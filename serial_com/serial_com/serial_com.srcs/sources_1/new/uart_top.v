==> flow/design.v <==
`timescale 1ns / 1ps
module baud_gen(
    input  wire clk,
    output reg  baud_tick = 0
);
    reg [9:0] count = 0;
    always @(posedge clk) begin
        if (count == 867) begin
            baud_tick <= 1;
            count <= 0;
        end else begin
            baud_tick <= 0;
            count <= count + 1;
        end
    end
endmodule
`timescale 1ns / 1ps
module uart_top(
    input  wire clk,      
    output wire tx        
);
    wire baud_tick;
    baud_gen baud_gen_inst(
        .clk(clk),
        .baud_tick(baud_tick)
    );
    uart_tx uart_tx_inst(
        .clk(clk),
        .baud_tick(baud_tick),
        .tx(tx)
    );
endmodule
`timescale 1ns / 1ps
module uart_tx(
    input  wire clk,
    input  wire baud_tick,
    output reg  tx = 1
);
    reg [3:0]  bit_index = 0;
    reg [3:0]  byte_index = 0;
    reg [9:0]  shift_reg = 10'b1111111111;
    reg [7:0] message[0:12];
    initial begin
        message[0]  = "H";
        message[1]  = "e";
        message[2]  = "l";
        message[3]  = "l";
        message[4]  = "o";
        message[5]  = " ";
        message[6]  = "U";
        message[7]  = "A";
        message[8]  = "R";
        message[9]  = "T";
        message[10] = "!";
        message[11] = 10;    
        message[12] = 13;    
    end
    always @(posedge clk) begin
        if (baud_tick) begin
            tx <= shift_reg[0];
            shift_reg <= {1'b1, shift_reg[9:1]};  
            if (bit_index == 0) begin
                shift_reg <= {1'b1, message[byte_index], 1'b0};
            end
            if (bit_index == 9) begin
                bit_index <= 0;
                byte_index <= (byte_index == 12) ? 0 : byte_index + 1;
            end else begin
                bit_index <= bit_index + 1;
            end
        end
    end
endmodule
* Step by step through the tools: uart_top
Tool output for the design above, in the order of the flow.
Lines are those of the file above, counted from 1.
The mark n/a stands for no value.
- Design top :: uart_top
- Clock :: clk
- Library :: sky130hd
- Corner :: tt_025C_1v80

* After elaboration
Yosys after proc, flatten, opt, wreduce and memory -nomap, before mapping. Memory bits, and registers merged into a memory's read port (data or address), are not among the register bits. Print and check cells are not counted. Equal cells are merged and count once.
Yosys's memory passes give these memory sizes; they may raise the number of words (mostly to a power of two), join words into wider ones and drop unused or constant bits.
- Bits in registers :: 30
- Bits in read-only memories :: 91
- Memories kept :: 1
- Bits of input ports :: 1
- Output and inout port bits :: 1
** Memory list
- uart_tx_inst.message :: depth 13, width 7, read ports 1, write ports 0, RTL line 42 : reg [7:0] message[0:12];
- $add $sub $neg :: 3
- Equal/unequal tests :: 3
- Multiplexer cells :: 2
- Reduce/logical cells :: 2
** Operators by type and width (count)
- adder 10 x 1 -> 10 bit with constant B :: 1
- equality test 10 bit with constant B :: 1
- two-way mux 9 bit :: 1
- adder 4 x 1 -> 4 bit with constant B :: 2
- equality test 4 bit with constant B :: 2
- zero test 4 bit :: 1
- AND reduction 2 bit :: 1
- two-way mux 1 bit :: 1

* Longest topological paths
Yosys ltp: most cells in a row. Word level: on the elaborated netlist, between registers, memories and ports. Mapped: between sequential cells and ports; inverters and the memories' decode and read muxes count.
- Depth in word-level cells :: 2
- ABC_AREA :: 0
- Depth in mapped cells :: 7

* Mapped cells and area
Yosys stat after the flow's synthesis: flattened, memories mapped to cells. It holds for the ABC_AREA given above (unset counts as 0); a run with the other value may have another netlist.
Totals and module areas in this step are rounded.
** Cells by type
- sky130_fd_sc_hd__edfxtp_1 :: count 18, area in all 540.518 µm²
- sky130_fd_sc_hd__dfxtp_1 :: count 11, area in all 220.211 µm²
- sky130_fd_sc_hd__ha_1 :: count 10, area in all 125.12 µm²
- sky130_fd_sc_hd__nand2_1 :: count 15, area in all 56.304 µm²
- sky130_fd_sc_hd__xnor2_1 :: count 6, area in all 52.55 µm²
- sky130_fd_sc_hd__o21ai_0 :: count 9, area in all 45.043 µm²
- sky130_fd_sc_hd__inv_1 :: count 11, area in all 41.29 µm²
- sky130_fd_sc_hd__nor2_1 :: count 11, area in all 41.29 µm²
- sky130_fd_sc_hd__nand3_1 :: count 7, area in all 35.034 µm²
- sky130_fd_sc_hd__and2_1 :: count 5, area in all 31.28 µm²
- sky130_fd_sc_hd__mux2i_1 :: count 3, area in all 30.029 µm²
- sky130_fd_sc_hd__nor2b_1 :: count 4, area in all 25.024 µm²
- sky130_fd_sc_hd__a21o_1 :: count 3, area in all 22.522 µm²
- sky130_fd_sc_hd__a21oi_1 :: count 4, area in all 20.019 µm²
- sky130_fd_sc_hd__buf_2 :: count 3, area in all 15.014 µm²
- sky130_fd_sc_hd__nor3b_1 :: count 2, area in all 15.014 µm²
- sky130_fd_sc_hd__and4_2 :: count 1, area in all 10.01 µm²
- sky130_fd_sc_hd__nand3_2 :: count 1, area in all 10.01 µm²
Other cell types: 14; their cells: 14.
- Cell count :: 138
- Synthesis area :: 1438 µm²
- Mapped flip-flops :: 29
- Buffers :: 3
By module: a second synthesis without flattening, with its own total; a netlist apart from the flattened one above.
- Cell total of the unflattened synthesis :: 137
- Area (unflattened synthesis) :: 1470 µm²
Each row is one instance without its submodules.
** Modules
- uart_tx :: times used 1, cells 91, area 1022 µm²
- baud_gen :: times used 1, cells 46, area 447.9 µm²
- uart_top :: times used 1, cells 0, area 0.0 µm²

* Worst setup path after synthesis
OpenSTA on the mapped netlist: ideal clock, no wires. The path of least setup slack (recovery checks aside). Input and output delay are each 20% of the period. Register names are those of the netlist, which keeps one name where synthesis merged equal registers.
- Path kind :: register -> register
- Start point :: register uart_tx_inst.byte_index[1]
- End point :: register uart_tx_inst.shift_reg[3]
- Clock period :: 1480 ps
- Setup time :: 262 ps
- Arrival :: 1216 ps
- Required time :: 1218 ps
- Slack :: 3 ps
- Path delay :: 1478 ps
- Driving pins on the path :: 7
- Synthesis period reached :: 1477 ps
"path delay" = arrival - input delay + setup time.
"driving pins on the path" counts driving pins, that of a launching flip-flop among them; a cell with two outputs on the path counts twice.
"synthesis period reached" is the clock period less the worst setup slack; recovery checks do not enter. This is arithmetic on one report: input and output delays are still those of the set period (20% each).
The rows between start and end are the longest chain of elaborated cells between them; the timing report does not say that the signal goes this way. Where chains are equally long, one stands for them.
Each line given opens the expression or statement behind the cell; cells for indexed reads and writes are added by Yosys, which also makes memories of some case tables.
A memory read counts as a cell of the chain, while the word-level depth stops at memories.
- Cell sequence :: sky130_fd_sc_hd__edfxtp_1 sky130_fd_sc_hd__inv_1 sky130_fd_sc_hd__ha_1 sky130_fd_sc_hd__nor2b_1 sky130_fd_sc_hd__a21oi_1 sky130_fd_sc_hd__o22ai_1 sky130_fd_sc_hd__o21ai_0
- Cells in the longest elaborated chain :: 2
** Ends and longest elaborated chain, post-synthesis
- start: declaration :: RTL line 40 : reg [3:0]  byte_index = 0;
- start: assignment :: RTL line 67 : byte_index <= (byte_index == 12) ? 0 : byte_index + 1;
- memory read (13 x 7 bit) :: RTL line 42 : reg [7:0] message[0:12];
- two-way mux 9 bit :: RTL line 62 : if (bit_index == 0) begin
- end: assignment :: RTL line 61 : shift_reg <= {1'b1, shift_reg[9:1]};
- end: assignment :: RTL line 63 : shift_reg <= {1'b1, message[byte_index], 1'b0};
- end: declaration :: RTL line 41 : reg [9:0]  shift_reg = 10'b1111111111;

* Worst path after layout
From the final timing report of job 1: the path of least setup slack in the routed layout; clock arrival at registers is part of the times.
The report prints the path's times to 10 ps; the period is as set.
- Path kind :: register -> register
- Start point :: register uart_tx_inst.byte_index[2]
- End point :: register uart_tx_inst.shift_reg[3]
- Clock period :: 1830 ps
- Setup time :: 260 ps
- Arrival :: 1570 ps
- Required time :: 1840 ps
- Slack :: 270 ps
- Driving pins on the path :: 5
The rows between start and end are the longest chain of elaborated cells between them; the timing report does not say that the signal goes this way. Where chains are equally long, one stands for them.
A memory read counts as a cell of the chain, while the word-level depth stops at memories.
- Cell sequence :: sky130_fd_sc_hd__edfxtp_1 sky130_fd_sc_hd__nor2b_1 sky130_fd_sc_hd__inv_1 sky130_fd_sc_hd__o22ai_1 sky130_fd_sc_hd__o21ai_0
- Cells in the longest elaborated chain :: 2
** Ends and longest elaborated chain, after layout
- start: declaration :: RTL line 40 : reg [3:0]  byte_index = 0;
- start: assignment :: RTL line 67 : byte_index <= (byte_index == 12) ? 0 : byte_index + 1;
- memory read (13 x 7 bit) :: RTL line 42 : reg [7:0] message[0:12];
- two-way mux 9 bit :: RTL line 62 : if (bit_index == 0) begin
- end: assignment :: RTL line 61 : shift_reg <= {1'b1, shift_reg[9:1]};
- end: assignment :: RTL line 63 : shift_reg <= {1'b1, message[byte_index], 1'b0};
- end: declaration :: RTL line 41 : reg [9:0]  shift_reg = 10'b1111111111;

Stored flow runs of uart_top (2 of them; Yosys, OpenROAD, sky130hd). They differ in their settings and are not a sequence. Constraints: input delay and output delay 20% of the set period each, output load 0.01 pF.
"clock period achieved" = clock period - worst setup slack. The figure is calculated, with input and output delays left at 20% of the set period.
"time used up by the worst setup path" = time allowed to the worst setup path (clock period - input delay - output delay, where it has them) - its slack; a late launch clock adds to it, a late capture clock takes from it.
"total power after layout" rests on the timing tool's default activity at the inputs, not on a simulated workload.
"time used up by the worst setup path" is known to 10 ps.
Values from the reports are rounded here.

** Job 1
- Settings :: period_ns=1.83; CORE_UTILIZATION=15; SETUP_SLACK_MARGIN=0.17; PLACE_DENSITY_LB_ADDON=0.16; CORE_ASPECT_RATIO=0.84; CELL_PAD_IN_SITES_DETAIL_PLACEMENT=1; TNS_END_PERCENT=100; GPL_ROUTABILITY_DRIVEN=1; CTS_CLUSTER_SIZE=51; CTS_CLUSTER_DIAMETER=314; SLEW_MARGIN=20; MIN_ROUTING_LAYER=met2; CAP_MARGIN=20; CORE_MARGIN=2
- Summed negative setup slack :: 0 ps
- Standard-cell area of the final layout :: 1807 µm²
- Area inside the die boundary :: 10390 µm²
- Total power after layout :: 1.445 mW
- Time used up by the worst setup path :: 1560 ps
- Class of the worst setup path :: register -> register
- Setup slack of the worst path :: 272 ps
- Utilization after routing :: 19.5%
- Mapped cell area after synthesis :: 1438 µm²
- Clock period achieved :: 1558 ps
- Worst hold slack in the final report :: 438 ps

** Job 2
- Settings :: period_ns=1.09; CORE_UTILIZATION=49; SETUP_SLACK_MARGIN=0.15; CORE_ASPECT_RATIO=0.57; CORE_MARGIN=10; CELL_PAD_IN_SITES_GLOBAL_PLACEMENT=3; CELL_PAD_IN_SITES_DETAIL_PLACEMENT=1; ABC_AREA=1; GPL_TIMING_DRIVEN=1; GPL_ROUTABILITY_DRIVEN=1; CTS_CLUSTER_DIAMETER=353; MAX_ROUTING_LAYER=met5; CAP_MARGIN=20; SLEW_MARGIN=20
- Outcome :: no results, placement failed with GPL-0301
